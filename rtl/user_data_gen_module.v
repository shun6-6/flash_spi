==> flow/design.v <==
`timescale 1ns / 1ps
module user_data_gen_module#(
    parameter                       P_DATA_WIDTH  = 8  ,
    parameter                       P_SPI_CPOL    = 0  ,
    parameter                       P_SPI_CPHL    = 0  ,
    parameter                       P_READ_DWIDTH = 8  ,
    parameter                       P_OP_LEN      = 32   
)(
    input                           i_clk                   ,
    input                           i_rst                   ,
    output  [1 :0]                  o_operation_type        ,
    output  [23:0]                  o_operation_addr        ,
    output  [8 :0]                  o_operation_byte_num    ,
    output                          o_operation_valid       ,
    input                           i_operation_ready       ,
    output  [P_DATA_WIDTH - 1 : 0]  o_write_data            ,
    output                          o_write_sop             ,
    output                          o_write_eop             ,
    output                          o_write_valid           ,
    input   [P_DATA_WIDTH - 1 : 0]  i_read_data             ,
    input                           i_read_sop              ,
    input                           i_read_eop              ,
    input                           i_read_valid             
);
localparam                      P_CLEAR_TYPE    = 0     ,
                                P_READ_TYPE     = 1     ,
                                P_WRITE_TYPE    = 2     ;
localparam                      P_DATA_NUM      = 256   ;     
localparam                      P_ST_IDLE       = 0     ,
                                P_ST_CLEAR      = 1     ,
                                P_ST_WRITE      = 2     ,
                                P_ST_READ       = 3     ;
reg  [3 :0]                     r_st_cur                ;
reg  [3 :0]                     r_st_nxt                ;
reg  [1 :0]                     ro_operation_type       ;
reg  [23:0]                     ro_operation_addr       ;
reg  [8 :0]                     ro_operation_byte_num   ;
reg                             ro_operation_valid      ;
reg  [P_DATA_WIDTH - 1 : 0]     ro_write_data           ;
reg                             ro_write_sop            ;
reg                             ro_write_eop            ;
reg                             ro_write_valid          ;
reg  [P_DATA_WIDTH - 1 : 0]     ri_read_data            ;
reg                             ri_read_sop             ;
reg                             ri_read_eop             ;
reg                             ri_read_valid           ;
reg                             ri_operation_ready_1d   ;
reg                             r_op_active             ;
reg  [15:0]                     r_write_cnt             ;
wire                            w_op_active             ;
wire                            w_operation_ready_pos   ;
assign o_operation_type     =   ro_operation_type       ;
assign o_operation_addr     =   ro_operation_addr       ;
assign o_operation_byte_num =   ro_operation_byte_num   ;
assign o_operation_valid    =   ro_operation_valid      ;
assign o_write_data         =   ro_write_data           ;
assign o_write_sop          =   ro_write_sop            ;
assign o_write_eop          =   ro_write_eop            ;
assign o_write_valid        =   ro_write_valid          ;
assign w_op_active           = i_operation_ready & o_operation_valid     ;
assign w_operation_ready_pos = i_operation_ready & !ri_operation_ready_1d;
always @(posedge i_clk or posedge i_rst)begin
    if(i_rst)
        r_st_cur <= P_ST_IDLE;
    else
        r_st_cur <= r_st_nxt;
end
always @(*)begin
    case (r_st_cur)
        P_ST_IDLE    :  r_st_nxt = P_ST_CLEAR;
        P_ST_CLEAR   :  r_st_nxt = w_operation_ready_pos ? P_ST_WRITE : P_ST_CLEAR; 
        P_ST_WRITE   :  r_st_nxt = w_operation_ready_pos ? P_ST_READ  : P_ST_WRITE;
        P_ST_READ    :  r_st_nxt = w_operation_ready_pos ? P_ST_IDLE  : P_ST_READ;
        default      :  r_st_nxt = P_ST_IDLE;
    endcase
end
always @(posedge i_clk or posedge i_rst)begin
    if(i_rst)
        ro_operation_valid <= 'd0;
    else if(w_op_active)
        ro_operation_valid <= 'd0;
    else if(r_st_cur != P_ST_CLEAR && r_st_nxt == P_ST_CLEAR)
        ro_operation_valid <= 'd1;
    else if(r_st_cur != P_ST_WRITE && r_st_nxt == P_ST_WRITE)
        ro_operation_valid <= 'd1;
    else if(r_st_cur != P_ST_READ && r_st_nxt == P_ST_READ)
        ro_operation_valid <= 'd1;
    else
        ro_operation_valid <= ro_operation_valid;
end
always @(posedge i_clk or posedge i_rst)begin
    if(i_rst)begin
        ro_operation_type     <= 'd0;
        ro_operation_addr     <= 'd0;
        ro_operation_byte_num <= 'd0;
    end
    else if(r_st_nxt == P_CLEAR_TYPE)begin
        ro_operation_type     <= P_CLEAR_TYPE;
        ro_operation_addr     <= 'd0;
        ro_operation_byte_num <= 'd0;
    end
    else if(r_st_nxt == P_ST_WRITE)begin
        ro_operation_type     <= P_WRITE_TYPE;
        ro_operation_addr     <= 'd0;
        ro_operation_byte_num <= P_DATA_NUM;
    end
    else if(r_st_nxt == P_ST_READ)begin
        ro_operation_type     <= P_READ_TYPE;
        ro_operation_addr     <= 'd0;
        ro_operation_byte_num <= P_DATA_NUM;
    end
    else begin
        ro_operation_type     <= ro_operation_type    ;
        ro_operation_addr     <= ro_operation_addr    ;
        ro_operation_byte_num <= ro_operation_byte_num;
    end
end
always @(posedge i_clk or posedge i_rst)begin
    if(i_rst)
        ri_operation_ready_1d <= 'd0;
    else
        ri_operation_ready_1d <= i_operation_ready;
end
always @(posedge i_clk or posedge i_rst)begin
    if(i_rst)
        r_write_cnt <= 'd0;
    else if(r_write_cnt == P_DATA_NUM-1)
        r_write_cnt <= 'd0;
    else if((r_op_active || r_write_cnt) && r_st_cur == P_ST_WRITE)
        r_write_cnt <= r_write_cnt + 1;
    else
        r_write_cnt <= r_write_cnt;
end
always @(posedge i_clk or posedge i_rst)begin
    if(i_rst)
        ro_write_data <= 'd0;
    else if(ro_write_valid && ro_write_data < 255)
        ro_write_data <= ro_write_data + 1;
    else
        ro_write_data <= 'd0;
end
always @(posedge i_clk or posedge i_rst)begin
    if(i_rst)
        r_op_active <= 'd0;
    else
        r_op_active <= w_op_active;
end
always @(posedge i_clk or posedge i_rst)begin
    if(i_rst)
        ro_write_sop <= 'd0;
    else if(w_op_active && r_st_cur == P_ST_WRITE)
        ro_write_sop <= 'd1;
    else
        ro_write_sop <= 'd0;
end
always @(posedge i_clk or posedge i_rst)begin
    if(i_rst)
        ro_write_eop <= 'd0;
    else if(r_write_cnt == P_DATA_NUM-2 && ro_write_valid)
        ro_write_eop <= 'd1;
    else
        ro_write_eop <= 'd0;
end
always @(posedge i_clk or posedge i_rst)begin
    if(i_rst)
        ro_write_valid <= 'd0;
    else if(ro_write_eop)
        ro_write_valid <= 'd0;
    else if(w_op_active && r_st_cur == P_ST_WRITE)
        ro_write_valid <= 'd1;
    else
        ro_write_valid <= ro_write_valid;
end
endmodule
# ---- Tool chain data of user_data_gen_module
# Tool output for the design above, in the order of the flow.
# Line numbers count from 1 in the design file above.
# Cell names lack the library's common part.
# The mark - stands for no value.
dict set report setup {
  design {user_data_gen_module}
  clock {i_clk}
  library {sky130hd}
  corner {tt_025C_1v80}
}

# ---- Word level
# Source: Yosys, flattened and elaborated, memories not mapped. Widths are those after wreduce. Registers that Yosys merges into a memory's read port (data or address) are not register bits. Print and check cells do not count. Equal cells are merged and count once.
dict set report bits {
  reg_bits 67
  latch_bits 0
  ramBits 0
  romBits 0
  clocked_rd_ports_x_width 0
  mem_count 0
  inputBits 14
  out_inout_bits 47
  elab_cells 67
}
dict set report op_classes {
  add_sub_neg 2
  multipliers 0
  div_mod_pow 0
  n_cmp 1
  eq_ne 11
  shifts 0
  n_mux 24
  logic 2
  reduce_and_logical 15
}
# operator count
set ops {}
lappend ops {{two-way mux 24 bit} 3}
lappend ops {{== test 16 x 8 -> 1 bit with constant B} 2}
lappend ops {{two-way mux 16 bit} 2}
lappend ops {{two-way mux 9 bit} 3}
lappend ops {{logical OR 1 x 16 -> 1 bit} 1}
lappend ops {{adder 16 x 1 -> 16 bit with constant B} 1}
lappend ops {{two-way mux 2 bit} 5}
lappend ops {{two-way mux 1 bit} 9}
lappend ops {{== test 2 bit with constant B} 4}
lappend ops {{logical NOT 4 bit} 2}
lappend ops {{adder 8 x 1 -> 8 bit with constant B} 1}
lappend ops {{less-than comparator 8 bit with constant B} 1}
lappend ops {{case mux 2 bit (select 4 bit)} 1}
lappend ops {{two-way mux 8 bit} 1}
lappend ops {{logical AND 1 bit} 7}
lappend ops {{== test 2 x 1 -> 1 bit with constant B} 2}
lappend ops {{inequality test 2 bit with constant B} 2}
lappend ops {{nonzero test 2 bit} 2}
lappend ops {{nonzero test 4 bit} 1}
lappend ops {{nonzero test 3 bit} 1}
lappend ops {{AND 1 bit} 2}
lappend ops {{inequality test 2 x 1 -> 1 bit with constant B} 1}
lappend ops {{logical NOT 1 bit} 1}

# ---- Longest topological paths
# Depth = most cells in a row (Yosys ltp): at word level without a register or memory, in the mapped netlist without a sequential cell, where the memories' decode and read muxes count.
dict set report depth {
  word_depth 10
  abc_area 0
  depth_mapped 6
  mapped_depth_nobuf 6
}

# ---- Synthesis result
# Yosys stat after the flow's synthesis: flattened, memories mapped to cells. It holds for the ABC_AREA given above (unset counts as 0); a run with the other value may have another netlist.
# Totals and module areas in this step are rounded.
dict set report synth_totals {
  stdcells 197
  yosys_area_um2 1970
  seqArea_um2 927
  ff_cells 37
  buf_cells 35
}
# cell count type_area_um2
set by_type {}
lappend by_type {dfrtp_1 36 900.864}
lappend by_type {buf_4 32 240.23}
lappend by_type {xor2_1 8 70.067}
lappend by_type {xnor2_1 7 61.309}
lappend by_type {and2_1 8 50.048}
lappend by_type {ha_1 4 50.048}
lappend by_type {nand2_1 13 48.797}
lappend by_type {nand3_1 9 45.043}
lappend by_type {o21ai_0 9 45.043}
lappend by_type {mux2i_1 4 40.038}
lappend by_type {nand4_1 6 37.536}
lappend by_type {nor2_1 9 33.782}
lappend by_type {inv_1 8 30.029}
lappend by_type {dfstp_2 1 26.275}
lappend by_type {a21oi_1 5 25.024}
lappend by_type {nor3_1 5 25.024}
lappend by_type {nor4_1 4 25.024}
lappend by_type {and3_1 3 18.768}
# Other cell types: 23; their cells: 26.

# ---- Worst setup path after synthesis
# OpenSTA on the mapped netlist: ideal clock, no wires. The path of least setup slack (recovery checks aside). Input and output delay are each 20% of the period. Register names are those of the netlist, which keeps one name where synthesis merged equal registers.
dict set report synth_path {
  path_type {flip-flop to flip-flop}
  start {reg (no name shown)}
  end {reg r_write_cnt[7]}
  tclk_ns 2.59
  setup_time_ns 0.083
  launch_ns 0.000
  t_arrival_ns 1.500
  t_required_ns 2.507
  setup_slack_ns 1.007
  delay_ns 1.583
  path_stages 6
  n_path_buf 1
  synth_period_reached_ns 1.583
}
# "delay_ns" = arrival - input delay + setup time.
# "path_stages" counts driving pins, that of a launching flip-flop among them; a cell with two outputs on the path counts twice.
# "synth_period_reached_ns" is the clock period less the worst setup slack; recovery checks do not enter. This is arithmetic on one report: input and output delays are still those of the set period (20% each).
# A register here has more assigning lines than the two given.
dict set report synth_via {
  cell_sequence {dfrtp_1 inv_2 or4_1 buf_2 or3_1 o21ai_0}
}
# item line
set synth_lines {}
lappend synth_lines {{to (assign)} 130} ;# r_write_cnt <= r_write_cnt + 1;
lappend synth_lines {{to (assign)} 132} ;# r_write_cnt <= r_write_cnt;
lappend synth_lines {{to (decl)} 49} ;# reg  [15:0]                     r_write_cnt             ;
# Chain of elaborated cells between the ends: none given.

# ---- Timing after layout
# From the final timing report of run 1: the path of least setup slack in the routed layout; clock arrival at registers is part of the times.
dict set report layout_path {
  path_type {flip-flop to flip-flop}
  start {reg r_write_cnt[8]}
  end {reg r_write_cnt[3]}
  tclk_ns 2.41
  setup_time_ns 0.07
  launch_ns 0.34
  t_arrival_ns 2.19
  t_required_ns 2.66
  setup_slack_ns 0.47
  path_stages 5
  n_path_buf 0
}
# Between the ends stands the longest chain of elaborated cells between them, by number of cells; it is not shown to be the way that was timed. Of several equally long chains one is given.
# Each line given opens the expression or statement behind the cell; cells for indexed reads and writes are added by Yosys, which also makes memories of some case tables.
# A register here has more assigning lines than the two given.
dict set report layout_via {
  cell_sequence {dfrtp_1 nor4_1 a41oi_2 nand4_1 mux2i_1}
  elab_chain_cells 4
  cone_cells 6
  lines_between 2
  cone_classes {1 x eq/ne; 2 x mux; 3 x reduce/logical}
}
# item line
set layout_lines {}
lappend layout_lines {{from (decl)} 49} ;# reg  [15:0]                     r_write_cnt             ;
lappend layout_lines {{from (assign)} 130} ;# r_write_cnt <= r_write_cnt + 1;
lappend layout_lines {{from (assign)} 132} ;# r_write_cnt <= r_write_cnt;
lappend layout_lines {{logical OR 1 x 16 -> 1 bit} 129} ;# else if((r_op_active || r_write_cnt) && r_st_cur == P_ST_WRITE)
lappend layout_lines {{logical AND 1 bit} 129}
lappend layout_lines {{two-way mux 16 bit} 129}
lappend layout_lines {{two-way mux 16 bit} 127} ;# else if(r_write_cnt == P_DATA_NUM-1)
lappend layout_lines {{to (assign)} 130}
lappend layout_lines {{to (assign)} 132}
lappend layout_lines {{to (decl)} 49}

Add stored flow runs of user_data_gen_module

Measured data: module user_data_gen_module, platform sky130hd, 2 stored runs of the flow under differing settings, order arbitrary. Input and output delays are each 20% of the period that was set; the output load is 0.01 pF.
By "achievedPeriod_ns" is meant the clock period of the run minus its worst setup slack. This is arithmetic on one report: input and output delays are still those of the set period (20% each).
"critical_path_time_ns" is the time allowed to the run's worst setup path (the clock period less input and output delay, where it has them) less its slack. Clock arrival times count: a late capture clock shortens it, a late launch clock lengthens it.
By "power.total_uw" is meant OpenSTA's value without simulated activity: inputs other than the clock are taken to toggle once in ten clock periods, and the tool carries that through the logic.
Values from the reports are rounded here.

# run 1
==> flow/run.sh <==
#!/bin/bash
# the make line also repeats the synthesis and layout settings of config.mk as NAME=value (left out here)
make -C /OpenROAD-flow-scripts/flow DESIGN_CONFIG=/design/flow/config.mk WORK_HOME=/design/flow/orfs CLKGATE_MAP_FILE= finish
==> flow/config.mk <==
export PLATFORM = sky130hd
export DESIGN_NAME = user_data_gen_module
export DESIGN_NICKNAME = user_data_gen_module
export VERILOG_FILES = /design/flow/design.v
export SDC_FILE = /design/flow/constraint.sdc
export NUM_CORES = 4
export LEC_CHECK = 0
export CAP_MARGIN = 20
export CELL_PAD_IN_SITES_DETAIL_PLACEMENT = 0
export CELL_PAD_IN_SITES_GLOBAL_PLACEMENT = 1
export CORE_MARGIN = 2
export CORE_UTILIZATION = 57
export GPL_ROUTABILITY_DRIVEN = 1
export PLACE_DENSITY_LB_ADDON = 0.16
export SLEW_MARGIN = 20
==> flow/constraint.sdc <==
create_clock -name core_clock -period 2.41 [get_ports {i_clk}]
set_input_delay 0.4820 -clock core_clock [delete_from_list [all_inputs] [get_ports {i_clk}]]
set_output_delay 0.4820 -clock core_clock [all_outputs]
set_load 0.01 [all_outputs]

==> run 1: results <==
post_synth_area_um2=1970
achievedPeriod_ns=1.940
dieArea_um2=3940
setup_worst_slack_ns=0.470
power.total_uw=1930
total_negative_slack_ns=0.000
final_stdcell_area_um2=2150
critical_path_time_ns=1.94
worst_setup_path_type="flip-flop to flip-flop"

# run 2
==> flow/run.sh <==
#!/bin/bash
# the make line also repeats the synthesis and layout settings of config.mk as NAME=value (left out here)
make -C /OpenROAD-flow-scripts/flow DESIGN_CONFIG=/design/flow/config.mk WORK_HOME=/design/flow/orfs CLKGATE_MAP_FILE= finish
==> flow/config.mk <==
export PLATFORM = sky130hd
export DESIGN_NAME = user_data_gen_module
export DESIGN_NICKNAME = user_data_gen_module
export VERILOG_FILES = /design/flow/design.v
export SDC_FILE = /design/flow/constraint.sdc
export NUM_CORES = 4
export LEC_CHECK = 0
export CAP_MARGIN = 20
export CELL_PAD_IN_SITES_GLOBAL_PLACEMENT = 0
export CORE_MARGIN = 2
export CORE_UTILIZATION = 53
export GPL_TIMING_DRIVEN = 0
export MAX_ROUTING_LAYER = met4
export PLACE_DENSITY_LB_ADDON = 0.15
export SETUP_SLACK_MARGIN = 0.31
export SLEW_MARGIN = 0
==> flow/constraint.sdc <==
create_clock -name core_clock -period 1.44 [get_ports {i_clk}]
set_input_delay 0.2880 -clock core_clock [delete_from_list [all_inputs] [get_ports {i_clk}]]
set_output_delay 0.2880 -clock core_clock [all_outputs]
set_load 0.01 [all_outputs]

==> run 2: results <==
final_stdcell_area_um2=3080
dieArea_um2=4210
power.total_uw=4450
post_synth_area_um2=1970
achievedPeriod_ns=1.697
setup_worst_slack_ns=-0.257
total_negative_slack_ns=-2.07
critical_path_time_ns=1.70
worst_setup_path_type="flip-flop to flip-flop"
